==> flow/design.v <==
module pantalla_calcu(clk,OP,reg_A,reg_B,estado,raiz,Sum_Res,Mult_Div,COUT,DONE,numeros1);
	input clk,COUT,DONE;
	input [39:0] reg_A,reg_B,Sum_Res,Mult_Div,raiz;
	input [1:0] estado;
	input [2:0] OP;
	output reg [39:0] numeros1;
	reg [39:0] Resultado,numeros;
	wire num,resul;
	always @(negedge clk) 
	begin
		if(estado[1] == 1'b1 && estado[0] == 1'b1 && OP[2] == 1'b0 && ((OP[1] == 1'b0 && OP[0] == 1'b0) || (OP[1] == 1'b0 && OP[0] == 1'b1))) 
			numeros = Sum_Res;
		else if(estado[1] == 1'b1 && estado[0] == 1'b1 &&(OP[2] == 1'b0 &&((OP[1] == 1'b1 && OP[0] == 1'b0) || (OP[1] == 1'b1 && OP[0] == 1'b1)))) 
			numeros = Mult_Div;
		else if(estado[1] == 1'b1 && estado[0] == 1'b1 &&(OP[2] == 1'b1)) 
			numeros = raiz;
      else
			numeros = numeros;
	end
	always @(posedge clk) 
      if(DONE == 1'b1 &&(OP[2] == 1'b1)) 
			Resultado = numeros;
		else	
			Resultado = Resultado;
	assign resul = |Resultado;
	always @(posedge clk) 
	begin
      if(estado[1] == 1'b0 && estado[0] == 1'b1 && (COUT == 1'b0||DONE == 1'b0)) 
			numeros1 = reg_A;
      else if(estado[1] == 1'b1 && estado[0] == 1'b0) 
			numeros1 = reg_B;
      else if((OP[2] == 1'b0)) 
			numeros1 = numeros;
		else if(resul == 1'b1 && (OP[2] == 1'b1))
			numeros1 = Resultado;
		else 
			numeros1 = numeros1;
	end
endmodule
==> Reports on pantalla_calcu <==
The steps from the RTL of pantalla_calcu to its reports follow in flow order.
Lines are those of the file above, counted from 1.
Operators carry their Yosys type and port widths (W data, S select, Z words).
Cell names lack the library's common part.
{ "design": {"top": "pantalla_calcu", "clk_port": "clk", "library": "sky130hd", "corner": "tt_025C_1v80"} }

==> Word level <==
Source: Yosys, flattened and elaborated, memories not mapped. Widths are those after wreduce. Registers that Yosys merges into a memory's read port (data or address) are not register bits. Print and check cells do not count. Equal cells are merged and count once.
{ "op_classes": {"equal": 1, "n_mux": 7, "n_logic": 7, "reduce_logical": 20} }
{ "ops": {"columns": ["cell", "n"], "rows": [
  ["$mux W40", 7],
  ["$reduce_or A40 Y1", 1],
  ["$logic_and A1 B1 Y1", 15],
  ["$not A1 Y1", 7],
  ["$ne A4 B1 Y1 const B", 1],
  ["$logic_or A1 B1 Y1", 3],
  ["$reduce_bool A3 Y1", 1]
]} }
{ "bits": {"regBits": 120, "inputBits": 208, "output_inout_bits": 40, "wordCells": 38} }

==> Logic depth <==
Yosys ltp: most cells in a row. Word level: on the elaborated netlist, between registers, memories and ports. Mapped: between sequential cells and ports; inverters and the memories' decode and read muxes count.
{ "depth": {"depth_word": 7, "ABC_AREA": 0, "ltp_mapped": 5} }

==> Mapped cells and area <==
Source: synth_stat.txt of the flow (Yosys; design flattened, memories mapped). It holds for the ABC_AREA given above (unset counts as 0); a run with the other value may have another netlist.
The area totals of this step are shown rounded.
{ "types": {"columns": ["cell_type", "n", "type_area_um2"], "rows": [
  ["edfxtp_1", 120, 3.6E+03],
  ["mux2_2", 90, 1.01E+03],
  ["mux2_4", 30, 450.432],
  ["mux2i_1", 40, 400.384],
  ["o21ai_0", 40, 200.192],
  ["nand2_1", 41, 153.898],
  ["buf_2", 13, 65.062],
  ["nor4_1", 8, 50.048],
  ["buf_6", 4, 45.043],
  ["clkbuf_1", 9, 33.782],
  ["buf_12", 1, 20.019],
  ["and2_1", 3, 18.768],
  ["nor4b_2", 1, 15.014],
  ["nand2b_1", 2, 12.512],
  ["o2111ai_1", 1, 8.758],
  ["nand3b_1", 1, 7.507],
  ["nor2_1", 2, 7.507],
  ["or4_1", 1, 7.507]
]} }
Other cell types: 4; their cells: 4.
{ "mapped": {"cells": 411, "area_mm2": 0.00613, "flip_flops": 120, "buf_cells": 27} }

pantalla_calcu on sky130hd: 2 stored runs with different settings, listed in no order. Input and output delays are each 20% of the period that was set; the output load is 0.01 pF.

==> run 1: settings <==
{ "period_ns": 4.4, "CORE_UTILIZATION": 66, "SETUP_SLACK_MARGIN": 0.24, "CORE_ASPECT_RATIO": 0.72, "CELL_PAD_IN_SITES_DETAIL_PLACEMENT": 2, "GPL_TIMING_DRIVEN": 0, "CTS_CLUSTER_DIAMETER": 203, "MAX_ROUTING_LAYER": "met4", "CAP_MARGIN": 20, "CORE_MARGIN": 2, "SLEW_MARGIN": 20 }
==> run 1: results <==
not finished: placement ended with error GPL-0301

==> run 2: settings <==
{ "period_ns": 5.04, "CORE_UTILIZATION": 65, "PLACE_DENSITY_LB_ADDON": 0.01, "CORE_ASPECT_RATIO": 1.06, "CELL_PAD_IN_SITES_GLOBAL_PLACEMENT": 3, "ABC_AREA": 0, "GPL_ROUTABILITY_DRIVEN": 0, "CTS_CLUSTER_SIZE": 16, "CTS_CLUSTER_DIAMETER": 195, "CAP_MARGIN": 40, "SLEW_MARGIN": 40, "MAX_ROUTING_LAYER": "met4", "CORE_MARGIN": 2 }
==> run 2: results <==
not finished: placement ended with error FLW-0024
