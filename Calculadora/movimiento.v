==> flow/design.v <==
module movimiento(clk,BA,BB,BI,BD,pos_actual,Pos);
  	input clk,BA,BB,BI,BD;  
  	output reg [25:0] pos_actual;
	output reg [4:0] Pos;
	always @(posedge clk)
 	begin
      case(pos_actual) 
 			1: begin  
              	if(BD==1'b1)
   					pos_actual= 2; 
              	else if(BA==1'b1)
   					pos_actual= 256; 
              	else
       				pos_actual = 1;
 			end 
 			2: begin  
              if(BD==1'b1)
   					pos_actual= 4; 
              else if (BI==1'b1)
   					pos_actual= 1; 
              else if (BA==1'b1)
   					pos_actual= 512; 
              else
                	pos_actual = 2;
 			end
 			4: begin  
              if(BI==1'b1)
   					pos_actual = 2; 
              else if (BD==1'b1)
   					pos_actual = 8; 
              else if (BA==1'b1)
   					pos_actual= 1024; 
              else
                	pos_actual = 4;
 			end
 			8: begin  
              if(BD==1'b1)
   					pos_actual= 16; 
              else if (BI==1'b1)
   					pos_actual= 4; 
              else if (BA==1'b1)
   					pos_actual= 2048; 
              else
                	pos_actual = 8;
 			end 
         16: begin  
              if(BD==1'b1)
   					pos_actual= 32; 
              else if (BA==1'b1)
   					pos_actual= 4096; 
              else if (BI==1'b1)
   					pos_actual= 8; 
              else
                	pos_actual = 16;
 			end 
         32: begin  
              if(BI==1'b1)
   					pos_actual= 16; 
              else if (BD==1'b1)
   					pos_actual= 64; 
              else if (BA==1'b1)
   					pos_actual= 8192; 
              else
                	pos_actual = 32;
 			end 
         64: begin  
              if(BD==1'b1)
   					pos_actual= 128; 
              else if (BA==1'b1)
   					pos_actual= 16384; 
              else if (BI==1'b1)
   					pos_actual= 32; 
              else
                	pos_actual = 64;
 			end 
         128: begin  
              if(BD==1'b1)
   					pos_actual= 33554432; 
              else if (BA==1'b1)
   					pos_actual= 32768; 
              else if (BI==1'b1)
   					pos_actual= 64; 
              else
                pos_actual = 128;
 			end 
         256: begin  
					if (BA==1'b1)
   					pos_actual= 65536; 
					else if (BD==1'b1)
   					pos_actual= 512; 
					else if (BB==1'b1)
   					pos_actual= 1; 
					else
						pos_actual = 256;
 			end
			512: begin  
					if (BA==1'b1)
   					pos_actual= 131072; 
					else if (BD==1'b1)
   					pos_actual= 1024; 
					else if (BB==1'b1)
   					pos_actual= 2; 
					else if (BI==1'b1)
   					pos_actual= 256; 
					else
						pos_actual = 512;
 			end
			1024: begin  
					if (BA==1'b1)
   					pos_actual= 262144; 
					else if (BD==1'b1)
   					pos_actual= 2048; 
					else if (BB==1'b1)
   					pos_actual= 4; 
					else if (BI==1'b1)
   					pos_actual= 512; 
					else
						pos_actual = 1024;
 			end
			2048: begin  
					if (BA==1'b1)
   					pos_actual= 524288; 
					else if (BD==1'b1)
   					pos_actual= 4096; 
					else if (BB==1'b1)
   					pos_actual= 8; 
					else if (BI==1'b1)
   					pos_actual= 1024; 
					else
						pos_actual = 2048;
 			end
			4096: begin  
					if (BA==1'b1)
   					pos_actual= 1048576; 
					else if (BD==1'b1)
   					pos_actual= 8192; 
					else if (BB==1'b1)
   					pos_actual= 16; 
					else if (BI==1'b1)
   					pos_actual= 2048; 
					else
						pos_actual = 4096;
 			end
			8192: begin  
					if (BA==1'b1)
   					pos_actual= 2097152; 
					else if (BD==1'b1)
   					pos_actual= 16384; 
					else if (BB==1'b1)
   					pos_actual= 32; 
					else if (BI==1'b1)
   					pos_actual= 4096; 
					else
						pos_actual = 8192;
 			end
			16384: begin  
					if (BA==1'b1)
   					pos_actual= 4194304; 
					else if (BD==1'b1)
   					pos_actual= 32768; 
					else if (BB==1'b1)
   					pos_actual= 64; 
					else if (BI==1'b1)
   					pos_actual= 8192; 
					else
						pos_actual = 16384;
 			end
			32768: begin  
					if (BA==1'b1)
   					pos_actual= 8388608; 
					else if (BD==1'b1)
   					pos_actual= 33554432; 
					else if (BB==1'b1)
   					pos_actual= 128; 
					else if (BI==1'b1)
   					pos_actual= 16384; 
					else
						pos_actual = 32768;
 			end
			65536: begin  
					if (BD==1'b1)
   					pos_actual= 131072; 
					else if (BB==1'b1)
   					pos_actual= 256; 
					else
						pos_actual = 65536;
 			end
			131072: begin  
					if (BD==1'b1)
   					pos_actual= 262144; 
					else if (BB==1'b1)
   					pos_actual= 512; 
					else if (BI==1'b1)
   					pos_actual= 65536; 
					else
						pos_actual = 131072;
 			end
			262144: begin  
					if (BD==1'b1)
   					pos_actual= 524288; 
					else if (BB==1'b1)
   					pos_actual= 1024; 
					else if (BI==1'b1)
   					pos_actual= 131072; 
					else
						pos_actual = 262144;
 			end
			524288: begin  
					if (BD==1'b1)
   					pos_actual= 1048576; 
					else if (BB==1'b1)
   					pos_actual= 2048; 
					else if (BI==1'b1)
   					pos_actual= 262144; 
					else
						pos_actual = 524288;
 			end
			1048576: begin  
					if (BD==1'b1)
   					pos_actual= 2097152; 
					else if (BB==1'b1)
   					pos_actual= 4096; 
					else if (BI==1'b1)
   					pos_actual= 524288; 
					else
						pos_actual = 1048576;
 			end
			2097152: begin  
					if (BD==1'b1)
   					pos_actual= 4194304; 
					else if (BB==1'b1)
   					pos_actual= 8192; 
					else if (BI==1'b1)
   					pos_actual= 1048576; 
					else
						pos_actual = 2097152;
 			end
			4194304: begin  
					if (BD==1'b1)
   					pos_actual= 8388608; 
					else if (BB==1'b1)
   					pos_actual= 16384; 
					else if (BI==1'b1)
   					pos_actual= 2097152; 
					else
						pos_actual = 4194304;
 			end
			8388608: begin  
					if (BD==1'b1)
   					pos_actual= 16777216; 
					else if (BB==1'b1)
   					pos_actual= 32768; 
					else if (BI==1'b1)
   					pos_actual= 4194304; 
					else
						pos_actual = 8388608;
 			end
			16777216: begin  
					if (BB==1'b1)
   					pos_actual= 33554432; 
					else if (BI==1'b1)
   					pos_actual= 8388608; 
					else
						pos_actual = 16777216;
 			end
			33554432: begin  
					if (BA==1'b1)
   					pos_actual= 16777216; 
					else if (BI==1'b1)
   					pos_actual= 32768; 
					else
						pos_actual = 33554432;
 			end
			default: pos_actual = 1;
 		endcase
    end
	 always@(posedge clk)			 
		case(pos_actual)
			1: Pos = 5'd20;		 
			2: Pos = 5'd21;		 
			4: Pos = 5'd22;		 
			8: Pos = 5'd23;		 
			16: Pos = 5'd15;		 
			32: Pos = 5'd16;		 
			64: Pos = 5'd17;		 
			128: Pos = 5'd18;		 
			256: Pos = 5'd10;		 
			512: Pos = 5'd11;		 
			1024: Pos = 5'd12;	 
			2048: Pos = 5'd13;	 
			4096: Pos = 5'd5;		 
			8192: Pos = 5'd6;		 
			16384: Pos = 5'd7;		 
			32768: Pos = 5'd8;		 
			65536: Pos = 5'd25;	 
			131072: Pos = 5'd9;		 
			262144: Pos = 5'd2;		 
			524288: Pos = 5'd3;		 
			1048576: Pos = 5'd0;		 
			2097152: Pos = 5'd1;		 
			4194304: Pos = 5'd19;		 
			8388608: Pos = 5'd14;		 
			16777216: Pos = 5'd24;		 
			33554432: Pos = 5'd4;		 
			default: Pos = 5'd20;			 
		endcase
endmodule
======== Reports on movimiento ========
Tool output for the design above, in the order of the flow.
Line numbers count from 1 in the design file above.
Cell names lack the library's common part.
Not given: --
design
  top module .............................. movimiento
  clock input ............................. clk
  standard-cell library ................... sky130hd
  timing corner ........................... tt_025C_1v80

======== After elaboration ========
Source: Yosys, flattened and elaborated, memories not mapped. Widths are those after wreduce; folded enables and synchronous resets count as part of the registers. Registers that Yosys merges into a memory's read port (data or address) are not register bits. Print and check cells do not count. Equal cells are merged and count once.
storage and ports
  flip-flop bits (word level) ............. 31
  output and inout bits ................... 31
  RAM bits ................................ 0
  bits in read-only memories .............. 0
  memory cells ............................ 0
  cells after elaboration ................. 111
  word width x clocked read ports ......... 0
  latch bits .............................. 0
operators by class
  mux-type cells .......................... 83
  equal/unequal tests ..................... 26
  reduce/logical cells .................... 0
  multiply operators ...................... 0
  add/subtract/negate cells ............... 0
  shifts and indexed selects .............. 0
  $lt $le $gt $ge ......................... 0
  divide/modulo/power cells ............... 0
  bitwise operators ....................... 0
operators with widths
  kind                                            number
  parallel mux 26 bit (select 26 bit)             1
  two-way mux 26 bit                              6
  parallel mux 5 bit (select 25 bit)              1
  two-way mux 23 bit                              4
  two-way mux 22 bit                              4
  two-way mux 21 bit                              4
  two-way mux 14 bit                              6
  two-way mux 20 bit                              4
  two-way mux 19 bit                              4
  two-way mux 15 bit                              5
  two-way mux 24 bit                              3
  two-way mux 18 bit                              4
  two-way mux 12 bit                              6
  two-way mux 11 bit                              6
  two-way mux 13 bit                              5
  two-way mux 16 bit                              4
  two-way mux 10 bit                              6
  two-way mux 25 bit                              2
  two-way mux 17 bit                              2
  two-way mux 9 bit                               3
  equality test 26 x 1 -> 1 bit with constant B   1
  equality test 26 x 10 -> 1 bit with constant B  1
  equality test 26 x 11 -> 1 bit with constant B  1
  equality test 26 x 12 -> 1 bit with constant B  1
  equality test 26 x 13 -> 1 bit with constant B  1
  equality test 26 x 14 -> 1 bit with constant B  1
  equality test 26 x 15 -> 1 bit with constant B  1
  equality test 26 x 16 -> 1 bit with constant B  1
Other operator kinds: 21; their cells: 21.

======== Depth ========
Longest topological path by Yosys (ltp), each cell counted once; first at word level (registers and memories cut), then after technology mapping (sequential cells cut; the memories' decode and read muxes count).
depth
  depth in word-level cells ............... 5
  ABC_AREA ................................ 0
  mapped depth ............................ 7
  mapped depth without buffers ............ 6

======== After synthesis ========
The flow's flattened synthesis, as Yosys stat reports it; memories are mapped. The netlist is that of the ABC_AREA named above (0 if unset); the other value can give another one.
cells by type
  cell type  number
  dfxtp_1    31
  a22oi_1    18
  nor2_1     28
  nor3_1     20
  mux2i_1    9
  o21ai_0    18
  nor4_4     4
  nor4_2     5
  nand3b_1   8
  clkbuf_1   15
  nand2_1    15
  nand4b_1   6
  a222oi_1   5
  nand3_1    9
  a32oi_1    5
  nand2b_1   7
  nor4_1     7
  a21oi_1    8
Other cell types: 38; their cells: 69.
mapped netlist
  cells in the netlist .................... 287
  buffer cells ............................ 18
  cell area after synthesis ............... 2,333.5 µm²
  flip-flops .............................. 31

======== Path before layout ========
OpenSTA on the mapped netlist: ideal clock, no wires. The path of least setup slack (recovery checks aside). Input and output delay are each 20% of the period. Register names are those of the netlist, which keeps one name where synthesis merged equal registers.
timing path post-synthesis
  kind .................................... reg2reg
  start point ............................. register pos_actual[13]
  end point ............................... register Pos[2]
  delay of the path ....................... 2.081 ns
  clock period ............................ 2.3 ns
  library setup time ...................... 0.131 ns
  arrival ................................. 1.950 ns
  slack ................................... 0.219 ns
  driving pins on the path ................ 8
  synthesis period reached ................ 2.081 ns
"delay of the path" is the arrival time less input delay plus setup time.
"driving pins on the path" counts driving pins, that of a launching flip-flop among them; a cell with two outputs on the path counts twice.
"synthesis period reached" is the clock period less the worst setup slack; recovery checks do not enter. This is arithmetic on one report: input and output delays are still those of the set period (20% each).
The rows between start and end are the longest chain of elaborated cells between them; the timing report does not say that the signal goes this way. Where chains are equally long, one stands for them.
Each line given opens the expression or statement behind the cell; cells for indexed reads and writes are added by Yosys, which also makes memories of some case tables.
At most two assigning lines are given for a register; there are more.
between the ends, post-synthesis
  path through ............................ dfxtp_1 > nor4_2 > nand4_2 > buf_2 > nor3_1 > nor3_1 > nand3_1 > o21ai_0
  length of the longest elaborated chain .. 2
  elaborated cells between the ends (all ways) .. 26
  classes of those cells .................. eq/ne: 25; mux: 1
ends and longest elaborated chain, post-synthesis
  what                                line  text
  from (decl)                         3     output reg [25:0] pos_actual;
  from (assign)                       10    pos_actual= 2;
  from (assign)                       12    pos_actual= 256;
  equality test 26 bit                278   case(pos_actual)
  parallel mux 5 bit (select 25 bit)  278
  to (assign)                         279   1: Pos = 5'd20;
  to (assign)                         280   2: Pos = 5'd21;
  to (decl)                           4     output reg [4:0] Pos;

======== Worst path after layout ========
From the final timing report of job 1: the path of least setup slack in the routed layout; clock arrival at registers is part of the times.
timing path after layout
  kind .................................... reg2reg
  start point ............................. register pos_actual[5]
  end point ............................... register pos_actual[7]
  slack ................................... -0.54 ns
  library setup time ...................... 0.11 ns
  driving pins on the path ................ 9
  arrival ................................. 2.23 ns
  clock period ............................ 1.52 ns
The rows between start and end are the longest chain of elaborated cells between them; the timing report does not say that the signal goes this way. Where chains are equally long, one stands for them.
At most two assigning lines are given for a register; there are more.
between the ends, after layout
  path through ............................ dfxtp_2 > nor3_2 > buf_4 > nand4_1 > buf_4 > nor2_2 > buf_6 > a22oi_1 > o31ai_2
  length of the longest elaborated chain .. 2
  elaborated cells between the ends (all ways) .. 27
  classes of those cells .................. eq/ne: 26; mux: 1
ends and longest elaborated chain, after layout
  what                                 line  text
  from (decl)                          3     output reg [25:0] pos_actual;
  from (assign)                        10    pos_actual= 2;
  from (assign)                        12    pos_actual= 256;
  equality test 26 bit                 7     case(pos_actual)
  parallel mux 26 bit (select 26 bit)  7
  to (assign)                          10
  to (assign)                          12
  to (decl)                            3

Flow measurements of movimiento on sky130hd: 2 stored runs with different settings, listed in no order. Input and output delays are each 20% of the period that was set; the output load is 0.01 pF.
"critical path time" is the time allowed to the run's worst setup path (the clock period less input and output delay, where it has them) less its slack. Clock arrival times count: a late capture clock shortens it, a late launch clock lengthens it.
"total power of the final layout": no workload was simulated; the value follows from the tool's default switching activity.

---- job 1 ----
settings
  period_ns = 1.52
  CAP_MARGIN = 20
  CORE_MARGIN = 2
  CORE_UTILIZATION = 40
  SLEW_MARGIN = 20
results
  worst setup slack after layout .......... -0.540 ns
  area of the die ......................... 6,460.9 µm²
  critical path time ...................... 2.06 ns
  worst path kind ......................... reg2reg
  synthesis area .......................... 2,333.5 µm²
  total power of the final layout ......... 3.107 mW
  utilization after layout ................ 75.4%
  setup total negative slack .............. -13.284 ns

---- job 2 ----
settings
  period_ns = 2.14
  CORE_UTILIZATION = 72
  PLACE_DENSITY_LB_ADDON = 0.11
  CORE_ASPECT_RATIO = 1.24
  CELL_PAD_IN_SITES_DETAIL_PLACEMENT = 0
  GPL_TIMING_DRIVEN = 1
  GPL_ROUTABILITY_DRIVEN = 0
  CAP_MARGIN = 5
  CORE_MARGIN = 2
  SLEW_MARGIN = 20
results
  unfinished; error DPL-0038 in placement
